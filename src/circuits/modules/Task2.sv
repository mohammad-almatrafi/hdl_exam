==> flow/design.v <==
module Counter_nBit #(
    parameter bits = 4
) (
    clk,
    rst_n,
    en,
    load,
    d,
    q
);
  input clk, rst_n, en, load;
  input logic [bits-1:0] d;
  output logic [bits-1:0] q;
  always @(posedge clk, negedge rst_n) begin
    if (~rst_n) q <= '0;
    else if (en) begin
      if (load) q <= d;
      else q <= q + 1;
    end
  end
endmodule
`timescale 1ns / 1ps
module D_Register #(
    parameter bits = 8
) (
    input logic clk,
    input logic rst_n,
    input logic en,
    input logic [bits-1:0] d,
    output logic [bits-1:0] q
);
  always @(posedge clk, negedge rst_n) begin
    if (~rst_n) q <= '0;
    else if (en) q <= d;
    else q <= q;
  end
endmodule
module shiftCon #(
    parameter n = 5
) (
    input logic clk,
    input logic rst_n,
    input logic Control_bit,
    input logic Serial_in,
    output logic [n-1:0] q
);
  always @(posedge clk, negedge rst_n) begin
    if (~rst_n) q <= 0;
    else begin
      if (Control_bit) begin
        q = (q >> 1);
        q[n-1] = Serial_in;
      end else q <= q;
    end
  end
endmodule
module task2 (
    input clk,
    input rst_n,
    input load,
    input [3:0] A,
    input [3:0] B,
    input start,
    output [3:0] sum,
    output done
);
  logic [3:0] A_r, B_r;
  logic [1:0] muxOut;
  logic [1:0] count;
  logic y;
  logic cin;
  logic cout;
  Counter_nBit #(
      .bits(2)
  ) counter (
      .clk(clk),
      .rst_n((~start) & rst_n),
      .en(equality),
      .load('b0),
      .d('b0),
      .q(count)
  );
  assign equality = ~(count == 2'b11);
  assign done = ~equality;
  D_Register #(
      .bits(4)
  ) register_a (
      .clk(clk),
      .rst_n(rst_n),
      .en(load),
      .d(A),
      .q(A_r)
  );
  D_Register #(
      .bits(4)
  ) register_b (
      .clk(clk),
      .rst_n(rst_n),
      .en(load),
      .d(B),
      .q(B_r)
  );
  assign muxOut = {A_r[count], B_r[count]};
  assign {cout, y} = muxOut[0] + muxOut[1] + cin;
  D_Register #(
      .bits(1)
  ) register_c (
      .clk(clk),
      .rst_n((~start) & rst_n),
      .en(1'b1),
      .d(cout),
      .q(cin)
  );
  logic shien;
  D_Register #(
      .bits(1)
  ) register_e (
      .clk(clk),
      .rst_n(rst_n),
      .en(1'b1),
      .d(equality),
      .q(shien)
  );
  shiftCon #(
      .n(4)
  ) rrrreg (
      .clk(clk),
      .rst_n(rst_n),
      .Control_bit(shien),
      .Serial_in(y),
      .q(sum)
  );
endmodule
Reports on task2. What the tools print for task2, step after step. Line numbers count from 1 in the design file above. Operators carry their Yosys type and port widths (W data, S select, Z words). Library cell names are shortened. A cell with n/a has no value.

Design top: task2. Clock input: clk. Library: sky130hd. Library corner: tt_025C_1v80.

Word-level counts. Source: Yosys, flattened and elaborated, memories not mapped. Widths are those after wreduce; folded enables and synchronous resets count as part of the registers. Registers that Yosys merges into a memory's read port (data or address) are not register bits. Print and check cells do not count. Equal cells are merged and count once.

For output and inout bits the number is 5. For bits in read-only memories the number is 0. Under bits in latches stands 0. Under word-level cells stands 16. Under clocked read ports x word width stands 0. The entry for bits in registers reads 16. Memories: 0. For RAM bits the number is 0. The figure for input port bits is 12.

The figure for divide/modulo/power cells is 0. For shift-type cells the number is 2. The figure for add/subtract/negate cells is 3. Bitwise operators: 3. The entry for multiply operators reads 0. Under multiplexer cells stands 0. The entry for equal/unequal tests reads 1. Magnitude comparators: 0. The entry for reductions and logical operators reads 0.

Operators by type and width (count): $shiftx A4 B2 Y1 (2); $add A1 B1 Y2 (1); $not A1 Y1 (2); $add A2 B1 Y2 (1); $add A2 B1 Y2 const B (1); $eq A2 B2 Y1 const B (1); $and A1 B1 Y1 (1).

Depth. Yosys ltp: most cells in a row. Word level: on the elaborated netlist, between registers, memories and ports. Mapped: between sequential cells and ports; inverters and the memories' decode and read muxes count.

Depth after elaboration: 3. ABC_AREA: 0. Under depth in mapped cells stands 4. The entry for depth with buffers taken out reads 4.

Mapped cells and area. Source: synth_stat.txt of the flow (Yosys; design flattened, memories mapped). It holds for the ABC_AREA given above (unset counts as 0); a run with the other value may have another netlist.

Under chip area (Yosys) stands 665.6 µm². The figure for flip-flop cells is 16. For sequential area the number is 400.4 µm². For cell count the number is 42. The entry for buffers reads 1.

Cell types: dfrtp_1 (count 16, area in all 400.384 µm²); mux2_2 (count 12, area in all 135.13 µm²); mux4_2 (count 2, area in all 45.043 µm²); inv_1 (count 6, area in all 22.522 µm²); fa_1 (count 1, area in all 20.019 µm²); ha_1 (count 1, area in all 12.512 µm²); mux2i_1 (count 1, area in all 10.01 µm²); xnor2_1 (count 1, area in all 8.758 µm²); nor2b_1 (count 1, area in all 6.256 µm²); buf_2 (count 1, area in all 5.005 µm²).

The figures by module come from a second, unflattened synthesis with its own total; it is not the netlist above.

Cell total of the unflattened synthesis: 50. The figure for area (unflattened synthesis) is 735.7 µm².

Rows give one instance, submodules left out.

By module: D_Register #(bits=4) (area 145.1 µm², instances 2, cells 8, seq. area 100.1 µm²); shiftCon #(n=4) (area 145.1 µm², instances 1, cells 8, seq. area 100.1 µm²); task2 (area 112.6 µm², instances 1, cells 13, seq. area 0.0 µm²); Counter_nBit #(bits=2) (area 107.6 µm², instances 1, cells 9, seq. area 50.0 µm²); D_Register #(bits=1) (area 40.0 µm², instances 2, cells 2, seq. area 25.0 µm²).

Worst setup path after synthesis. Source: OpenSTA report_checks on the synthesized netlist (no wires, ideal clock, input and output delay 20% of the period each), path of least setup slack; recovery checks are left aside. Register names are those of the netlist, which keeps one name where synthesis merged equal registers.

Path type: flip-flop to flip-flop. Start: reg counter.q[0]. End: reg rrrreg.q[3]. The entry for driving pins on the path reads 5. The entry for path delay reads 1.560 ns. Required time: 1.631 ns. The entry for setup time reads 0.079 ns. The figure for buffers on the path is 0. Setup slack: 0.149 ns. The entry for launch time at the first pin reads 0.000 ns. The entry for clock period reads 1.71 ns. The figure for data arrival time is 1.481 ns. Under synthesis period reached stands 1.561 ns.

"path delay" is the arrival time less input delay plus setup time. "driving pins on the path": output pins that drive a net of the path, with the launching flip-flop's if there is one; two outputs of one cell count as two. "synthesis period reached" = period - worst setup slack (recovery checks aside). The figure is calculated, with input and output delays left at 20% of the set period. The rows between start and end are the longest chain of elaborated cells between them; the timing report does not say that the signal goes this way. Where chains are equally long, one stands for them. Each line given opens the expression or statement behind the cell; cells for indexed reads and writes are added by Yosys, which also makes memories of some case tables. A register here has more assigning lines than the two given.

Path through: dfrtp_1 -> mux4_2 -> inv_1 -> fa_1 -> mux2i_1. The figure for length of the longest elaborated chain is 3. For elaborated cells between the ends (all ways) the number is 4. The figure for RTL lines with such cells is 2. Those cells by class: 2 x add/sub; 2 x shift.

RTL lines, path post-synthesis: start, declared (line 13) `output logic [bits-1:0] q;`; start, assigned (line 17) `if (load) q <= d;`; start, assigned (line 18) `else q <= q + 1;`; $shiftx A4 B2 Y1 (line 103) `assign muxOut = {A_r[count], B_r[count]};`; $add A1 B1 Y2 (line 104) `assign {cout, y} = muxOut[0] + muxOut[1] + cin;`; $add A2 B1 Y2 (line 104); end, assigned (line 52) `q[n-1] = Serial_in;`; end, assigned (line 53) `end else q <= q;`; end, declared (line 45) `output logic [n-1:0] q`.

Worst path after layout. From the final timing report of record 1: the path of least setup slack in the routed layout; clock arrival at registers is part of the times.

Path type: flip-flop to output port. Start: reg counter.q[1]. End: out done. The figure for buffers on the path is 1. Setup slack: -0.06 ns. The entry for output delay reads 0.33 ns. The entry for clock period reads 1.66 ns. The figure for data arrival time is 1.39 ns. The entry for launch time at the first pin reads 0.28 ns. Required time: 1.33 ns. The entry for driving pins on the path reads 3.

The rows between start and end are the longest chain of elaborated cells between them; the timing report does not say that the signal goes this way. Where chains are equally long, one stands for them. A register here has more assigning lines than the two given.

Path through: dfrtp_1 -> ha_1 -> clkdlybuf4s50_1. The figure for length of the longest elaborated chain is 1. For elaborated cells between the ends (all ways) the number is 1. The figure for RTL lines with such cells is 1. Those cells by class: 1 x eq/ne.

RTL lines, path post-layout: start, declared (line 13) `output logic [bits-1:0] q;`; start, assigned (line 17) `if (load) q <= d;`; start, assigned (line 18) `else q <= q + 1;`; $eq A2 B2 Y1 (line 83) `assign equality = ~(count == 2'b11);`; end, declared (line 65) `output done`.

Wiki page: task2 / flow data

Module task2, platform sky130hd: 2 stored runs of the flow (Yosys, OpenROAD) with differing settings, in no particular order. Input and output delays are each 20% of the period that was set; the output load is 0.01 pF. "period achieved" is the run's clock period less its worst setup slack. It is reckoned from that one timing run; input and output delays stay at 20% of the period that was set. "allowed time less slack (worst setup path)" is the time allowed to the run's worst setup path (the clock period less input and output delay, where it has them) less its slack. Clock arrival times count: a late capture clock shortens it, a late launch clock lengthens it. "total power after layout": no workload was simulated; the value follows from the tool's default switching activity.

Record 1 has these settings: period_ns 1.66; CORE_UTILIZATION 36; SETUP_SLACK_MARGIN -0.14; CORE_ASPECT_RATIO 0.86; CORE_MARGIN 5; CELL_PAD_IN_SITES_DETAIL_PLACEMENT 0; CTS_CLUSTER_SIZE 29; CAP_MARGIN 0; MAX_ROUTING_LAYER met5; SLEW_MARGIN 20. The synthesized cell area comes to 665.6 µm². The measured area of the die is 2811.4 µm². The area of the standard cells in the finished layout is 910.9 µm². For the worst slack on setup checks the run shows -0.063 ns. The setup total negative slack comes to -0.089 ns. The total power after layout reads 0.7932 mW. The period achieved comes to 1.723 ns. The allowed time less slack (worst setup path) is 1.39 ns. Worst setup path type: flip-flop to output port.

Record 2 has these settings: period_ns 1.96; CORE_UTILIZATION 30; PLACE_DENSITY 0.85; CORE_ASPECT_RATIO 1.53; CORE_MARGIN 6; CELL_PAD_IN_SITES_GLOBAL_PLACEMENT 3; TNS_END_PERCENT 35; ABC_AREA 1; GPL_TIMING_DRIVEN 1; GPL_ROUTABILITY_DRIVEN 0; CTS_CLUSTER_SIZE 14; CAP_MARGIN 5; SLEW_MARGIN 15. The synthesized cell area comes to 691.9 µm². The measured area of the die is 3628.9 µm². The area of the standard cells in the finished layout is 929.6 µm². For the worst slack on setup checks the run shows 0.127 ns. The setup total negative slack comes to 0.000 ns. The total power after layout reads 0.7276 mW. The period achieved comes to 1.833 ns. The allowed time less slack (worst setup path) is 1.44 ns. Worst setup path type: flip-flop to output port.
